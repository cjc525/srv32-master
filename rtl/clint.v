==> flow/design.v <==
module clint #(
    parameter RV32M = 1,
    parameter RV32E = 0,
    parameter RV32B = 0,
    parameter RV32C = 0
)(
    input                   clk,
    input                   resetb,
    input                   timer_en,
    input                   wready,
    output                  wvalid,
    input           [31: 0] waddr,
    input           [31: 0] wdata,
    input           [ 3: 0] wstrb,
    input                   rready,
    output                  rvalid,
    input           [31: 0] raddr,
    output reg              rresp,
    output reg      [31: 0] rdata,
    output reg              timer_irq,
    output reg              sw_irq,
    output reg              ex_irq
);
localparam  [31: 0] RESETVEC   = 32'h0000_0000;
localparam  [31: 0] NOP        = 32'h0000_0013;      
localparam  [ 6: 0] OP_AUIPC   = 7'b0010111,         
                    OP_LUI     = 7'b0110111,         
                    OP_JAL     = 7'b1101111,         
                    OP_JALR    = 7'b1100111,         
                    OP_BRANCH  = 7'b1100011,         
                    OP_LOAD    = 7'b0000011,         
                    OP_STORE   = 7'b0100011,         
                    OP_ARITHI  = 7'b0010011,         
                    OP_ARITHR  = 7'b0110011,         
                    OP_FENCE   = 7'b0001111,
                    OP_SYSTEM  = 7'b1110011;
localparam  [ 2: 0] OP_BEQ     = 3'b000,
                    OP_BNE     = 3'b001,
                    OP_BLT     = 3'b100,
                    OP_BGE     = 3'b101,
                    OP_BLTU    = 3'b110,
                    OP_BGEU    = 3'b111;
localparam  [ 2: 0] OP_LB      = 3'b000,
                    OP_LH      = 3'b001,
                    OP_LW      = 3'b010,
                    OP_LBU     = 3'b100,
                    OP_LHU     = 3'b101;
localparam  [ 2: 0] OP_SB      = 3'b000,
                    OP_SH      = 3'b001,
                    OP_SW      = 3'b010;
localparam  [ 2: 0] OP_ADD     = 3'b000,     
                    OP_SLL     = 3'b001,
                    OP_SLT     = 3'b010,
                    OP_SLTU    = 3'b011,
                    OP_XOR     = 3'b100,
                    OP_SR      = 3'b101,     
                    OP_OR      = 3'b110,
                    OP_AND     = 3'b111;
localparam  [ 2: 0] OP_MUL     = 3'b000,
                    OP_MULH    = 3'b001,
                    OP_MULSU   = 3'b010,
                    OP_MULU    = 3'b011,
                    OP_DIV     = 3'b100,
                    OP_DIVU    = 3'b101,
                    OP_REM     = 3'b110,
                    OP_REMU    = 3'b111;
localparam  [ 2: 0] OP_ECALL   = 3'b000,     
                    OP_CSRRW   = 3'b001,
                    OP_CSRRS   = 3'b010,
                    OP_CSRRC   = 3'b011,
                    OP_CSRRWI  = 3'b101,
                    OP_CSRRSI  = 3'b110,
                    OP_CSRRCI  = 3'b111;
localparam  [11: 0] CSR_MVENDORID   = 12'hF11,     
                    CSR_MARCHID     = 12'hF12,     
                    CSR_MIMPID      = 12'hF13,     
                    CSR_MHARTID     = 12'hF14,     
                    CSR_MSTATUS     = 12'h300,     
                    CSR_MISA        = 12'h301,     
                    CSR_MEDELEG     = 12'h302,     
                    CSR_MIDELEG     = 12'h303,     
                    CSR_MIE         = 12'h304,     
                    CSR_MTVEC       = 12'h305,     
                    CSR_MCOUNTEREN  = 12'h306,     
                    CSR_MSTATUSH    = 12'h310,     
                    CSR_MSCRATCH    = 12'h340,     
                    CSR_MEPC        = 12'h341,     
                    CSR_MCAUSE      = 12'h342,     
                    CSR_MTVAL       = 12'h343,     
                    CSR_MIP         = 12'h344,     
                    CSR_SSTATUS     = 12'h100,     
                    CSR_SIE         = 12'h104,     
                    CSR_STVEC       = 12'h105,     
                    CSR_SSCRATCH    = 12'h140,     
                    CSR_SEPC        = 12'h141,     
                    CSR_SCAUSE      = 12'h142,     
                    CSR_STVAL       = 12'h143,     
                    CSR_SIP         = 12'h144,     
                    CSR_SATP        = 12'h180,     
                    CSR_RDCYCLE     = 12'hc00,     
                    CSR_RDCYCLEH    = 12'hc80,     
                    CSR_RDTIME      = 12'hc01,     
                    CSR_RDTIMEH     = 12'hc81,     
                    CSR_RDINSTRET   = 12'hc02,     
                    CSR_RDINSTRETH  = 12'hc82;     
localparam  [31: 0] SYS_OPEN        = 32'h0031,
                    SYS_LSEEK       = 32'h0032,
                    SYS_CLOSE       = 32'h0039,
                    SYS_READ        = 32'h003f,
                    SYS_WRITE       = 32'h0040,
                    SYS_FSTAT       = 32'h0050,
                    SYS_EXIT        = 32'h005d,
                    SYS_SBRK        = 32'h00d6,
                    SYS_DUMP        = 32'h0088,
                    SYS_DUMP_BIN    = 32'h0099;
localparam  [31: 0] TRAP_INST_ALIGN = 32'h0,         
                    TRAP_INST_FAIL  = 32'h1,         
                    TRAP_INST_ILL   = 32'h2,         
                    TRAP_BREAK      = 32'h3,         
                    TRAP_LD_ALIGN   = 32'h4,         
                    TRAP_LD_FAIL    = 32'h5,         
                    TRAP_ST_ALIGN   = 32'h6,         
                    TRAP_ST_FAIL    = 32'h7,         
                    TRAP_ECALL      = 32'hb,         
                    INT_USI         = 1<<31|32'h0,   
                    INT_SSI         = 1<<31|32'h1,   
                    INT_MSI         = 1<<31|32'h3,   
                    INT_UTIME       = 1<<31|32'h4,   
                    INT_STIME       = 1<<31|32'h5,   
                    INT_MTIME       = 1<<31|32'h7,   
                    INT_UEI         = 1<<31|32'h8,   
                    INT_SEI         = 1<<31|32'h9,   
                    INT_MEI         = 1<<31|32'hb;   
localparam  [ 4: 0] UIE             = 5'd0,      
                    SIE             = 5'd1,      
                    MIE             = 5'd3,      
                    UPIE            = 5'd4,      
                    SPIE            = 5'd5,      
                    MPIE            = 5'd7,      
                    SPP             = 5'd8,      
                    MPP             = 5'd11,     
                    FS              = 5'd13,     
                    XS              = 5'd15,     
                    MPRV            = 5'd17,     
                    SUM             = 5'd18,
                    MXR             = 5'd19,
                    TVM             = 5'd20,
                    TW              = 5'd21,
                    TSR             = 5'd22;
localparam  [ 4: 0] USIE            = 5'd0,      
                    SSIE            = 5'd1,      
                    MSIE            = 5'd3,      
                    UTIE            = 5'd4,      
                    STIE            = 5'd5,      
                    MTIE            = 5'd7,      
                    UEIE            = 5'd8,      
                    SEIE            = 5'd9,      
                    MEIE            = 5'd11;     
localparam  [ 4: 0] USIP            = 5'd0,      
                    SSIP            = 5'd1,      
                    MSIP            = 5'd3,      
                    UTIP            = 5'd4,      
                    STIP            = 5'd5,      
                    MTIP            = 5'd7,      
                    UEIP            = 5'd8,      
                    SEIP            = 5'd9,      
                    MEIP            = 5'd11;     
localparam  [ 4: 0] REG_ZERO =  0, REG_RA =  1, REG_SP  =  2, REG_GP  =  3,
                    REG_TP   =  4, REG_T0 =  5, REG_T1  =  6, REG_T2  =  7,
                    REG_S0   =  8, REG_S1 =  9, REG_A0  = 10, REG_A1  = 11,
                    REG_A2   = 12, REG_A3 = 13, REG_A4  = 14, REG_A5  = 15,
                    REG_A6   = 16, REG_A7 = 17, REG_S2  = 18, REG_S3  = 19,
                    REG_S4   = 20, REG_S5 = 21, REG_S6  = 22, REG_S7  = 23,
                    REG_S8   = 24, REG_S9 = 25, REG_S10 = 26, REG_S11 = 27,
                    REG_T3   = 28, REG_T4 = 29, REG_T5  = 30, REG_T6  = 31;
localparam  [31: 0] MVENDORID = 32'h0,
                    MARCHID   = 32'h0,
                    MIMPID    = 32'h0,
                    MHARTID   = 32'h0,
                    MISA      = {               2'h1,  
                                               17'h0,  
                                 RV32M ? 1'h1 : 1'h0,  
                                                3'h0,  
                                                1'h1,  
                                                3'h0,  
                                 RV32E ? 1'h1 : 1'h0,  
                                                1'h0,  
                                                1'h0,  
                                 RV32B ? 1'h1 : 1'h0,  
                                                1'b0}; 
localparam  [ 3: 0] CLINT_BASE    = 4'h9;
localparam  [ 3: 0] MMIO_BASE     = 4'hA;
localparam  [31: 0] MTIME_BASE    = 32'h9000_0000,
                    MTIMECMP_BASE = 32'h9000_0008,
                    MSIP_BASE     = 32'h9000_0010,
                    MMIO_PUTC     = 32'hA000_001C,
                    MMIO_GETC     = 32'hA000_0020,
                    MMIO_EXIT     = 32'hA000_002C,
                    MMIO_TOHOST   = 32'hA000_0030,
                    MMIO_FROMHOST = 32'hA000_0034;
    reg             [63: 0] mtime;
    reg             [63: 0] mtimecmp;
    wire            [63: 0] mtime_nxt;
assign rvalid = 1'b1;
assign wvalid = 1'b1;
assign mtime_nxt = mtime + 1;
always @(posedge clk or negedge resetb)
begin
    if (!resetb)
        timer_irq           <= 1'b0;
    else if (mtime_nxt >= mtimecmp)
        timer_irq           <= 1'b1;
    else
        timer_irq           <= 1'b0;
end
always @(posedge clk or negedge resetb)
begin
    if (!resetb)
        mtime[63: 0]        <= 64'd0;
    else if (wready && waddr == MTIME_BASE)
        mtime[31: 0]        <= wdata[31: 0];
    else if (wready && waddr == (MTIME_BASE+4))
        mtime[63:32]        <= wdata[31: 0];
    else if (timer_en)
        mtime[63: 0]        <= mtime_nxt[63: 0];
end
always @(posedge clk or negedge resetb)
begin
    if (!resetb)
        mtimecmp[63: 0] <= 64'd0;
    else if (wready && waddr == MTIMECMP_BASE)
        mtimecmp[31: 0] <= wdata[31: 0];
    else if (wready && waddr == MTIMECMP_BASE+4)
        mtimecmp[63:32] <= wdata[31: 0];
end
always @(posedge clk or negedge resetb)
begin
    if (!resetb) begin
        sw_irq          <= 1'b0;
        ex_irq          <= 1'b0;
    end else if (wready && waddr == MSIP_BASE) begin
        sw_irq          <= wdata[0];         
        ex_irq          <= wdata[16];        
    end
end
always @(posedge clk or negedge resetb)
begin
    if (!resetb)
        rresp               <= 1'b0;
    else if (rready)
        rresp               <= 1'b1;
    else
        rresp               <= 1'b0;
end
always @(posedge clk)
begin
    if (rready) begin
        case(raddr)
            MTIME_BASE      : rdata[31: 0] <= mtime[31: 0];
            MTIME_BASE+4    : rdata[31: 0] <= mtime[63:32];
            MTIMECMP_BASE   : rdata[31: 0] <= mtimecmp[31: 0];
            MTIMECMP_BASE+4 : rdata[31: 0] <= mtimecmp[63:32];
            MSIP_BASE       : rdata[31: 0] <= {15'h0, ex_irq, 15'h0, sw_irq};
        endcase
    end
end
endmodule
## Tool chain data of clint

Tool output for the design above, in the order of the flow.
Line numbers count from 1 in the design file above.
Operators: Yosys type, input widths -> output width; for muxes data width and select width s.
Cell names lack the library's common part.
Not given: -

| design | value |
|---|---|
| top | clint |
| clock port | clk |
| cell library | sky130hd |
| timing corner | tt_025C_1v80 |

## After elaboration

Counts by Yosys on the flattened word-level netlist (proc, flatten, opt, wreduce; memories kept). Register bits leave out memories and registers merged into their read ports (data or address). Print and check cells are left out. Cells with the same type and inputs are merged into one.

| cells by class | value |
|---|---|
| add/sub/neg operators | 1 |
| magnitude comparators | 1 |
| equality and inequality tests | 11 |
| muxes and demuxes | 8 |
| bitwise operators | 2 |
| reductions and logical operators | 12 |

Operators with widths:

| operator | count |
|---|---|
| $eq 32x32->1 const B | 10 |
| $pmux 32 s5 | 1 |
| $mux 32 | 5 |
| $add 64x1->64 const B | 1 |
| $ge 64x64->1 | 1 |
| $reduce_and 2->1 | 4 |
| $logic_and 1x1->1 | 5 |
| $reduce_bool 5->1 | 1 |
| $reduce_bool 2->1 | 2 |
| $not 1->1 | 2 |
| $ne 2x2->1 const B | 1 |
| $mux 1 | 2 |

| word-level totals | value |
|---|---|
| register bits | 164 |
| input port bits | 105 |
| output and inout port bits | 38 |
| cells after elaboration | 44 |

## Longest topological paths

Longest topological path by Yosys (ltp), each cell counted once; first at word level (registers and memories cut), then after technology mapping (sequential cells cut; the memories' decode and read muxes count).

| logic depth | value |
|---|---|
| word-level depth | 4 |
| ABC_AREA | 0 |
| depth in mapped cells | 16 |
| mapped depth without buffers | 14 |

## Netlist

The flow's flattened synthesis, as Yosys stat reports it; memories are mapped. The netlist is that of the ABC_AREA named above (0 if unset); the other value can give another one.

Cells by type:

| cell | count | total area (sq um) |
|---|---|---|
| dfrtp_1 | 132 | 3.3E+03 |
| edfxtp_1 | 32 | 960.922 |
| ha_1 | 65 | 813.28 |
| mux2_2 | 67 | 754.474 |
| nand2_1 | 172 | 645.619 |
| xnor2_1 | 55 | 481.712 |
| xor2_1 | 44 | 385.37 |
| nand3_1 | 66 | 330.317 |
| o21ai_0 | 58 | 290.278 |
| nor2_1 | 70 | 262.752 |
| inv_1 | 68 | 255.245 |
| nand4_1 | 37 | 231.472 |
| clkbuf_1 | 57 | 213.955 |
| a22oi_1 | 27 | 202.694 |
| nor4_1 | 31 | 193.936 |
| a21oi_1 | 38 | 190.182 |
| nor3_1 | 28 | 140.134 |
| and4_1 | 12 | 105.101 |

Not listed: further types 43, cells in them 142.

| mapped netlist | value |
|---|---|
| cell count | 1201 |
| chip area (Yosys) | 10840.4 sq um |
| area of sequential cells | 4264.1 sq um |
| flip-flops | 164 |
| buffers | 73 |

## Path before layout

OpenSTA on the mapped netlist: ideal clock, no wires. The path of least setup slack (recovery checks aside). Input and output delay are each 20% of the period. Register names are those of the netlist, which keeps one name where synthesis merged equal registers.

| timing path after synthesis | value |
|---|---|
| path type | register to register |
| from | register mtime[0] |
| to | register timer_irq |
| period | 3700 ps |
| setup time | 138 ps |
| launch time at the first pin | 0 ps |
| arrival time | 3378 ps |
| required time | 3562 ps |
| slack | 184 ps |
| path delay | 3516 ps |
| stages | 17 |
| path buffers | 2 |
| period reached after synthesis | 3516 ps |

"path delay" is the arrival time less input delay plus setup time.
"stages" counts driving pins, that of a launching flip-flop among them; a cell with two outputs on the path counts twice.
"period reached after synthesis" = period - worst setup slack (recovery checks aside). The figure is calculated, with input and output delays left at 20% of the set period.
The rows between start and end are the longest chain of elaborated cells between them; the timing report does not say that the signal goes this way. Where chains are equally long, one stands for them.
Each line given opens the expression or statement behind the cell; cells for indexed reads and writes are added by Yosys, which also makes memories of some case tables.
At most two assigning lines are given for a register; there are more.

| on the way, after synthesis | value |
|---|---|
| path through | dfrtp_1 > ha_1 > nand3_4 > or4_4 > or4_1 > buf_2 > buf_6 > nor2_1 > nand2_1 > xnor2_1 > ha_1 > nand2_1 > nor2_1 > a211oi_1 > o21ai_0 > a221oi_1 > o211ai_1 |
| length of the longest elaborated chain | 3 |
| elaborated cells on any way between the ends | 3 |
| source lines of those cells | 2 |
| those cells by class | add/sub: 1; compare: 1; mux: 1 |

RTL lines, path after synthesis:

| what | line | source |
|---|---|---|
| start: declaration | 201 | `reg             [63: 0] mtime;` |
| start: assignment | 221 | `mtime[31: 0]        <= wdata[31: 0];` |
| start: assignment | 225 | `mtime[63: 0]        <= mtime_nxt[63: 0];` |
| $add 64x1->64 | 206 | `assign mtime_nxt = mtime + 1;` |
| $ge 64x64->1 | 211 | `else if (mtime_nxt >= mtimecmp)` |
| $mux 1 | 211 |  |
| end: assignment | 210 | `timer_irq           <= 1'b0;` |
| end: assignment | 212 | `timer_irq           <= 1'b1;` |
| end: declaration | 20 | `output reg              timer_irq,` |

## Timing after layout

From the final timing report of stored run 1: the path of least setup slack in the routed layout; clock arrival at registers is part of the times.
The report prints the path's times to 10 ps; the period is as set.

| timing path after layout | value |
|---|---|
| path type | register to register |
| from | register mtime[0] |
| to | register timer_irq |
| period | 4460 ps |
| setup time | 140 ps |
| launch time at the first pin | 430 ps |
| arrival time | 4410 ps |
| required time | 4750 ps |
| slack | 340 ps |
| stages | 15 |
| path buffers | 1 |

The rows between start and end are the longest chain of elaborated cells between them; the timing report does not say that the signal goes this way. Where chains are equally long, one stands for them.
At most two assigning lines are given for a register; there are more.

| on the way, after layout | value |
|---|---|
| path through | dfrtp_1 > ha_1 > nand3_4 > or4_4 > or4_1 > buf_4 > nor3_1 > xor2_1 > ha_1 > a21oi_1 > nor2_1 > a211oi_1 > o21ai_0 > a221oi_1 > o211ai_1 |
| length of the longest elaborated chain | 3 |
| elaborated cells on any way between the ends | 3 |
| source lines of those cells | 2 |
| those cells by class | add/sub: 1; compare: 1; mux: 1 |

RTL lines, path after layout:

| what | line | source |
|---|---|---|
| start: declaration | 201 | `reg             [63: 0] mtime;` |
| start: assignment | 221 | `mtime[31: 0]        <= wdata[31: 0];` |
| start: assignment | 225 | `mtime[63: 0]        <= mtime_nxt[63: 0];` |
| $add 64x1->64 | 206 | `assign mtime_nxt = mtime + 1;` |
| $ge 64x64->1 | 211 | `else if (mtime_nxt >= mtimecmp)` |
| $mux 1 | 211 |  |
| end: assignment | 210 | `timer_irq           <= 1'b0;` |
| end: assignment | 212 | `timer_irq           <= 1'b1;` |
| end: declaration | 20 | `output reg              timer_irq,` |

--- measured runs ---
Record of 2 stored runs of the RTL-to-layout flow on clint, platform sky130hd. The runs are unordered. Constraints: input delay and output delay 20% of the set period each, output load 0.01 pF.
"achieved clock period": clock period set for the run, less the worst setup slack. It is reckoned from that one timing run; input and output delays stay at 20% of the period that was set.
"critical setup path time" is the time allowed to the run's worst setup path (the clock period less input and output delay, where it has them) less its slack. Clock arrival times count: a late capture clock shortens it, a late launch clock lengthens it.
"power consumption": no workload was simulated; the value follows from the tool's default switching activity.
"critical setup path time" is known to 10 ps.
Among the settings, -- means not set for that run.

| run | period_ns | SETUP_SLACK_MARGIN | CAP_MARGIN | CORE_MARGIN | CORE_UTILIZATION | SLEW_MARGIN | PLACE_DENSITY_LB_ADDON | CELL_PAD_IN_SITES_DETAIL_PLACEMENT | TNS_END_PERCENT | ABC_AREA | CTS_CLUSTER_DIAMETER | full die area (sq um) | area of the synthesized netlist (sq um) | achieved clock period (ps) | utilization of the finished layout | setup total negative slack (ps) | critical setup path time (ps) | kind of the worst setup path | setup slack of the critical path (ps) | power consumption (uW) |
|---|---|---|---|---|---|---|---|---|---|---|---|---|---|---|---|---|---|---|---|---|
| stored run 1 | 4.46 | -0.25 | 20 | 2 | 40 | 20 | -- | -- | -- | -- | -- | 28434.4 | 10840.4 | 4115 | 0.493 | 0 | 4120 | register to register | 345 | 3787 |
| stored run 2 | 5.8 | 1.01 | 20 | 2 | 52 | 20 | 0.21 | 1 | 50 | 1 | 254 | 24664.7 | 12180.4 | 4520 | 0.62 | 0 | 3360 | input to register | 1280 | 3427 |
--- end ---
